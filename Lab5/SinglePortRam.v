==> flow/design.v <==
module SinglePortRam(
  input i_clk,
  input i_cs,
  input i_wr_e,
  input i_oe,
  input [6:0] i_address,
  inout [7:0] io_data
  );
reg [7:0] data [127:0];
reg [7:0] out_data;
always@(posedge i_clk)
begin
  if(i_cs & i_wr_e)
    data[i_address] <= io_data;
end
always@(posedge i_clk)
begin
  if(i_cs & !i_wr_e)
    out_data <= data[i_address];
end
assign io_data = i_cs & i_oe & !i_wr_e ? out_data : 'hz;
endmodule
**Step by step through the tools: SinglePortRam**

The steps from the RTL of SinglePortRam to its reports follow in flow order.
Line numbers count from 1 in the design file above.
Not given: --

- Design top: SinglePortRam
- Clock input: i_clk
- Cell library: sky130hd
- Corner: tt_025C_1v80

**Word-level counts**

Yosys after proc, flatten, opt, wreduce and memory -nomap, before mapping. Enables and synchronous resets that opt folds into registers are not counted as muxes. Memory bits, and registers merged into a memory's read port (data or address), are not among the register bits. Print and check cells are not counted. Equal cells are merged and count once.
Yosys's memory passes give these memory sizes; they may raise the number of words (mostly to a power of two), join words into wider ones and drop unused or constant bits.

- Bitwise gates (word level): 4
- Reduce/logical cells: 1
- Mux-type cells: 4

Operator list:

| cell | number |
|---|---|
| two-way mux 8 bit | 2 |
| two-way mux 7 bit | 1 |
| AND 1 bit | 4 |
| zero test 1 bit | 1 |
| two-way mux 1 bit | 1 |

- Bits in registers: 0
- Word-level cells: 10
- Memories: 1
- Word width x clocked read ports: 8
- Memory bits (writable): 1024
- Output and inout bits: 8
- Bits of input ports: 11

Memory list:

| memory | depth | bits a word | read ports | wr ports | RTL line | text |
|---|---|---|---|---|---|---|
| data | 128 | 8 | 1 | 1 | 9 | `reg [7:0] data [127:0];` |

**Logic depth**

Longest topological path by Yosys (ltp), each cell counted once; first at word level (registers and memories cut), then after technology mapping (sequential cells cut; the memories' decode and read muxes count).

- Word-level depth: 4
- ABC_AREA: 0
- Depth in mapped cells: 11

**Mapped cells and area**

Source: synth_stat.txt of the flow (Yosys; design flattened, memories mapped). It holds for the ABC_AREA given above (unset counts as 0); a run with the other value may have another netlist.

Cells by type:

| cell | number | area in all (µm²) |
|---|---|---|
| sky130_fd_sc_hd__edfxtp_1 | 1032 | 3.1E+04 |
| sky130_fd_sc_hd__mux2i_1 | 142 | 1.42E+03 |
| sky130_fd_sc_hd__a221oi_1 | 147 | 1.29E+03 |
| sky130_fd_sc_hd__a22oi_1 | 93 | 698.17 |
| sky130_fd_sc_hd__nor2_1 | 186 | 698.17 |
| sky130_fd_sc_hd__a22o_1 | 71 | 621.846 |
| sky130_fd_sc_hd__o22ai_1 | 78 | 487.968 |
| sky130_fd_sc_hd__a21oi_1 | 91 | 455.437 |
| sky130_fd_sc_hd__o21ai_0 | 78 | 390.374 |
| sky130_fd_sc_hd__buf_2 | 69 | 345.331 |
| sky130_fd_sc_hd__nand2_1 | 92 | 345.331 |
| sky130_fd_sc_hd__clkbuf_1 | 69 | 258.998 |
| sky130_fd_sc_hd__mux2_2 | 21 | 236.477 |
| sky130_fd_sc_hd__nor2b_1 | 33 | 206.448 |
| sky130_fd_sc_hd__a221o_1 | 17 | 170.163 |
| sky130_fd_sc_hd__buf_4 | 21 | 157.651 |
| sky130_fd_sc_hd__mux4_2 | 6 | 135.13 |
| sky130_fd_sc_hd__o22a_1 | 14 | 122.618 |

Not listed: further types 51, cells in them 208.

- Cells in the netlist: 2468
- Cell area after synthesis: 40537.6 µm²
- Area of sequential cells: 30989.7 µm²
- Flip-flops: 1032

**Path before layout**

Source: OpenSTA report_checks on the synthesized netlist (no wires, ideal clock, input and output delay 20% of the period each), path of least setup slack; recovery checks are left aside. Register names are those of the netlist, which keeps one name where synthesis merged equal registers.

- Path kind: input to register
- Start: input port i_address[2]
- End: memory data[96][0]
- Clock period: 3.77 ns
- Stages: 10
- Slack: 0.702 ns
- External input delay: 0.754 ns
- Time at the first pin: 0.754 ns
- Path delay: 2.314 ns
- Arrival time: 2.698 ns
- Synthesis period reached: 3.068 ns

"path delay" = arrival - input delay + setup time.
"stages": output pins that drive a net of the path, with the launching flip-flop's if there is one; two outputs of one cell count as two.
"synthesis period reached" is the clock period less the worst setup slack; recovery checks do not enter. This is arithmetic on one report: input and output delays are still those of the set period (20% each).
Between the ends stands the longest chain of elaborated cells between them, by number of cells; it is not shown to be the way that was timed. Of several equally long chains one is given.
Each line given opens the expression or statement behind the cell; cells for indexed reads and writes are added by Yosys, which also makes memories of some case tables.

- Path through: sky130_fd_sc_hd__buf_4 -> sky130_fd_sc_hd__buf_4 -> sky130_fd_sc_hd__buf_4 -> sky130_fd_sc_hd__buf_2 -> sky130_fd_sc_hd__buf_2 -> sky130_fd_sc_hd__buf_2 -> sky130_fd_sc_hd__nor2_1 -> sky130_fd_sc_hd__nand2_1 -> sky130_fd_sc_hd__clkbuf_1 -> sky130_fd_sc_hd__nor2_1
- Cells in the longest elaborated chain: 1
- Elaborated cells on any way between the ends: 1
- Source lines of those cells: 1
- Classes of those cells: mux: 1

Ends and longest elaborated chain, post-synthesis:

| what | RTL line | text |
|---|---|---|
| start: declaration | 6 | `input [6:0] i_address,` |
| two-way mux 7 bit | 13 | `if(i_cs & i_wr_e)` |
| end: declaration | 9 | `reg [7:0] data [127:0];` |

**Timing after layout**

From the final timing report of flow run A: the path of least setup slack in the routed layout; clock arrival at registers is part of the times.

- Path kind: register to register
- Start: memory data[120][4]
- End: register (name not given)
- Stages: 9
- Time at the first pin: 0.72 ns
- Clock period: 2.01 ns
- Arrival time: 2.87 ns
- Slack: -0.40 ns

- Path through: sky130_fd_sc_hd__edfxtp_1 -> sky130_fd_sc_hd__mux2_4 -> sky130_fd_sc_hd__a221o_1 -> sky130_fd_sc_hd__a221oi_2 -> sky130_fd_sc_hd__buf_4 -> sky130_fd_sc_hd__a2111oi_4 -> sky130_fd_sc_hd__a2111oi_4 -> sky130_fd_sc_hd__buf_4 -> sky130_fd_sc_hd__nand4_1

Ends and longest elaborated chain, after layout:

| what | RTL line | text |
|---|---|---|
| start: declaration | 9 | `reg [7:0] data [127:0];` |

Chain of elaborated cells between the ends: none given.

==> runs of SinglePortRam <==
Top module SinglePortRam; platform sky130hd; tools Yosys and OpenROAD; 2 stored runs in no particular order. Input and output delays are each 20% of the period that was set; the output load is 0.01 pF.
"achieved period" = clock period - worst setup slack. The figure is calculated, with input and output delays left at 20% of the set period.
"critical path time" means the part of the period allowed to the worst setup path (the constraints hold back 20% at inputs and 20% at outputs) less its slack; where the path has registers, the arrival times of their clocks count too.
"total power of the final layout" is the tool's figure for a default switching activity; nothing was simulated.
A setting shown as . is not set for that run.

| item | flow run A | flow run B |
|---|---|---|
| period_ns | 2.01 | 2.96 |
| CORE_UTILIZATION | 30 | 47 |
| PLACE_DENSITY_LB_ADDON | 0.18 | 0.18 |
| SLEW_MARGIN | 40 | 35 |
| CAP_MARGIN | 20 | 20 |
| CORE_MARGIN | 2 | 2 |
| HOLD_SLACK_MARGIN | . | 0.16 |
| ABC_AREA | . | 0 |
| CTS_CLUSTER_SIZE | . | 72 |
| MIN_ROUTING_LAYER | . | met2 |
| setup slack of the critical path (ns) | -0.404 | -0.081 |
| utilization in the final report (%) | 41.0 | 59.4 |
| achieved period (ns) | 2.414 | 3.041 |
| die footprint (µm²) | 138083.0 | 88616.4 |
| Yosys chip area after synthesis (µm²) | 40537.6 | 40537.6 |
| total negative setup slack (ns) | -1.554 | -0.081 |
| critical path time (ns) | 2.41 | 2.45 |
| worst path kind | register to register | input to register |
| smallest hold slack (ns) | -0.213 | 0.172 |
| total power of the final layout (mW) | 48.820 | 32.912 |
